==> flow/design.v <==
module counter(
	input clk,
	input areset,
	input ready_in,
	output reg valid,
	output reg [127:0] count
	);
	reg [127:0] ctr;
	always@ (posedge clk) begin		
		if (~areset) begin
			ctr<=0;
		end else begin
			if(ready_in) begin
				ctr <= ctr + 1;
				valid <=1'b1;
		end
			else begin
				ctr <= 0;
				valid <=0;
			end
	end
end	
	assign count = ctr;
endmodule
Reports on counter
Tool output for the design above, in the order of the flow.
Line numbers count from 1 in the design file above.
Operators carry their Yosys type and port widths (W data, S select, Z words).
Cell names lack the library's common part.
The mark -- stands for no value.
Inputs
  top: counter
  clock input: clk
  library: sky130hd
  timing corner: tt_025C_1v80

After elaboration
Yosys after proc, flatten, opt, wreduce and memory -nomap, before mapping. Enables and synchronous resets that opt folds into registers are not counted as muxes. Memory bits, and registers merged into a memory's read port (data or address), are not among the register bits. Print and check cells are not counted. Equal cells are merged and count once.
Storage and ports
  word width x clocked read ports: 0
  input bits: 3
  memory bits (read-only): 0
  flip-flop bits (word level): 129
  memories: 0
  output and inout port bits: 129
  memory bits (writable): 0
  cells after elaboration: 5
  latch bits: 0
Cells by class
  reduce/logical cells: 1
  order comparisons: 0
  div/mod/pow operators: 0
  equality and inequality tests: 0
  shifts and indexed selects: 0
  mux-type cells: 1
  bitwise logic cells: 0
  $add $sub $neg: 1
  multipliers: 0
Operator list (count)
  $add A128 B1 Y128 const B: 1
  $reduce_and A2 Y1: 1
  $mux W1: 1

Logic depth
Longest topological path by Yosys (ltp), each cell counted once; first at word level (registers and memories cut), then after technology mapping (sequential cells cut; the memories' decode and read muxes count).
Logic depth
  depth after elaboration: 1
  ABC_AREA: 0
  mapped depth: 8
  depth with buffers taken out: 7

After synthesis
Source: synth_stat.txt of the flow (Yosys; design flattened, memories mapped). It holds for the ABC_AREA given above (unset counts as 0); a run with the other value may have another netlist.
The area totals of this step are shown rounded.
Mapped netlist
  flip-flop cells: 129
  synthesis area: 6800 um^2
  cells in the netlist: 854
  buffer cells: 23
  area of sequential cells: 2600 um^2
Cells by type
  dfxtp_1: count 128, area in all 2.56E+03 um^2
  xnor2_1: count 61, area in all 534.262 um^2
  nor2_1: count 139, area in all 521.75 um^2
  nand4_1: count 78, area in all 487.968 um^2
  nand3_1: count 64, area in all 320.307 um^2
  nor4_1: count 48, area in all 300.288 um^2
  xor2_1: count 32, area in all 280.269 um^2
  nand2_1: count 70, area in all 262.752 um^2
  nor3_1: count 42, area in all 210.202 um^2
  and3_1: count 20, area in all 125.12 um^2
  or3_1: count 18, area in all 112.608 um^2
  a21oi_1: count 20, area in all 100.096 um^2
  and2_1: count 14, area in all 87.584 um^2
  clkbuf_1: count 22, area in all 82.579 um^2
  and4_1: count 9, area in all 78.826 um^2
  o21ai_0: count 14, area in all 70.067 um^2
  or4_1: count 9, area in all 67.565 um^2
  mux2i_1: count 6, area in all 60.058 um^2
Not listed: further types 27, cells in them 60.

Path before layout
Path of least setup slack by OpenSTA after synthesis, without wires, with an ideal clock, recovery checks aside; 20% of the period is set as input and as output delay. Where synthesis merged equal registers, the netlist keeps one of their names.
Timing after synthesis
  kind: reg2reg
  from: register ctr[0]
  to: register ctr[126]
  launch time at the first pin: 0 ps
  required time: 2440 ps
  buffers on the path: 0
  clock period: 2510 ps
  stages on the path: 8
  library setup time: 70 ps
  delay of the path: 2717 ps
  arrival time: 2647 ps
  setup slack: -207 ps
  synthesis period reached: 2717 ps
"delay of the path" = arrival - input delay + setup time.
"stages on the path" counts driving pins, that of a launching flip-flop among them; a cell with two outputs on the path counts twice.
"synthesis period reached" = period - worst setup slack (recovery checks aside). The figure is calculated, with input and output delays left at 20% of the set period.
The rows between start and end are the longest chain of elaborated cells between them; the timing report does not say that the signal goes this way. Where chains are equally long, one stands for them.
A line is the first line of the expression or statement that the cell stems from. Yosys adds cells for indexed reads and writes and turns some case tables into memories.
A register here has more assigning lines than the two given.
Between the ends, after synthesis
  cell sequence: dfxtp_1 ha_1 nand3_1 nor4_4 nand4b_4 or4_4 or4_1 a21oi_1
  cells in the longest elaborated chain: 1
  elaborated cells on any way between the ends: 1
  RTL lines with such cells: 1
  classes of those cells: 1 x add/sub
Ends and longest elaborated chain, after synthesis
  start: declaration: RTL line 8  | reg [127:0] ctr;
  start: assignment: RTL line 11  | ctr<=0;
  start: assignment: RTL line 14  | ctr <= ctr + 1;
  $add A128 B1 Y128: RTL line 14
  end: assignment: RTL line 11
  end: assignment: RTL line 14
  end: declaration: RTL line 8

Worst path after layout
Path of least setup slack in the final report of run 1 (OpenROAD, finished layout, wires in). Where an end is a register, its clock arrival counts in the times.
The report prints the path's times to 10 ps; the period is as set.
Timing after layout
  kind: reg2reg
  from: register ctr[69]
  to: register ctr[126]
  library setup time: 80 ps
  required time: 4590 ps
  launch time at the first pin: 420 ps
  setup slack: 1090 ps
  arrival time: 3500 ps
  buffers on the path: 0
  clock period: 4250 ps
  stages on the path: 7
The rows between start and end are the longest chain of elaborated cells between them; the timing report does not say that the signal goes this way. Where chains are equally long, one stands for them.
A register here has more assigning lines than the two given.
Between the ends, after layout
  cell sequence: dfxtp_1 nand4_1 nor4_1 nand3_1 or4_4 or4_1 a21oi_1
  cells in the longest elaborated chain: 1
  elaborated cells on any way between the ends: 1
  RTL lines with such cells: 1
  classes of those cells: 1 x add/sub
Ends and longest elaborated chain, after layout
  start: declaration: RTL line 8  | reg [127:0] ctr;
  start: assignment: RTL line 11  | ctr<=0;
  start: assignment: RTL line 14  | ctr <= ctr + 1;
  $add A128 B1 Y128: RTL line 14
  end: assignment: RTL line 11
  end: assignment: RTL line 14
  end: declaration: RTL line 8

Wiki page: counter / flow data

Below are 2 stored runs of the flow (Yosys, OpenROAD; platform sky130hd) on counter, each with its settings and what was measured, unordered. Constraints: input delay and output delay 20% of the set period each, output load 0.01 pF.
"period achieved": clock period set for the run, less the worst setup slack. It is reckoned from that one timing run; input and output delays stay at 20% of the period that was set.
"critical setup path time": the worst setup path's part of the clock period (all of it between registers, 20% less for each end at a port) less its slack. A launch clock that arrives late makes it longer, a capture clock that arrives late makes it shorter.
"power": no workload was simulated; the value follows from the tool's default switching activity.
"critical setup path time" is given in steps of 10 ps.
The results are shown rounded.

==> run 1: settings <==
{ "period_ns": 4.25, "CORE_UTILIZATION": 29, "PLACE_DENSITY_LB_ADDON": 0.11, "CORE_ASPECT_RATIO": 1.33, "CORE_MARGIN": 5, "ABC_AREA": 0, "GPL_ROUTABILITY_DRIVEN": 1, "CTS_CLUSTER_DIAMETER": 340, "SLEW_MARGIN": 10, "MIN_ROUTING_LAYER": "met1", "MAX_ROUTING_LAYER": "met5", "CAP_MARGIN": 20 }
==> run 1: results <==
power: 2900 µW
utilization: 0.4
standard-cell area after routing: 9200 um^2
critical setup path time: 3160 ps
critical path type: reg2reg
netlist area reported by Yosys: 6800 um^2
area inside the die boundary: 27000 um^2
smallest hold slack: 510 ps
period achieved: 3157 ps
setup total negative slack: 0 ps
lowest setup slack: 1100 ps

==> run 2: settings <==
{ "period_ns": 3.3, "SETUP_SLACK_MARGIN": 0.8, "CAP_MARGIN": 20, "CORE_MARGIN": 2, "CORE_UTILIZATION": 40, "SLEW_MARGIN": 20 }
==> run 2: results <==
standard-cell area after routing: 9900 um^2
period achieved: 2533 ps
lowest setup slack: 770 ps
critical setup path time: 2530 ps
critical path type: reg2reg
area inside the die boundary: 18000 um^2
setup total negative slack: 0 ps
netlist area reported by Yosys: 6800 um^2
utilization: 0.6
smallest hold slack: 470 ps
power: 3700 µW
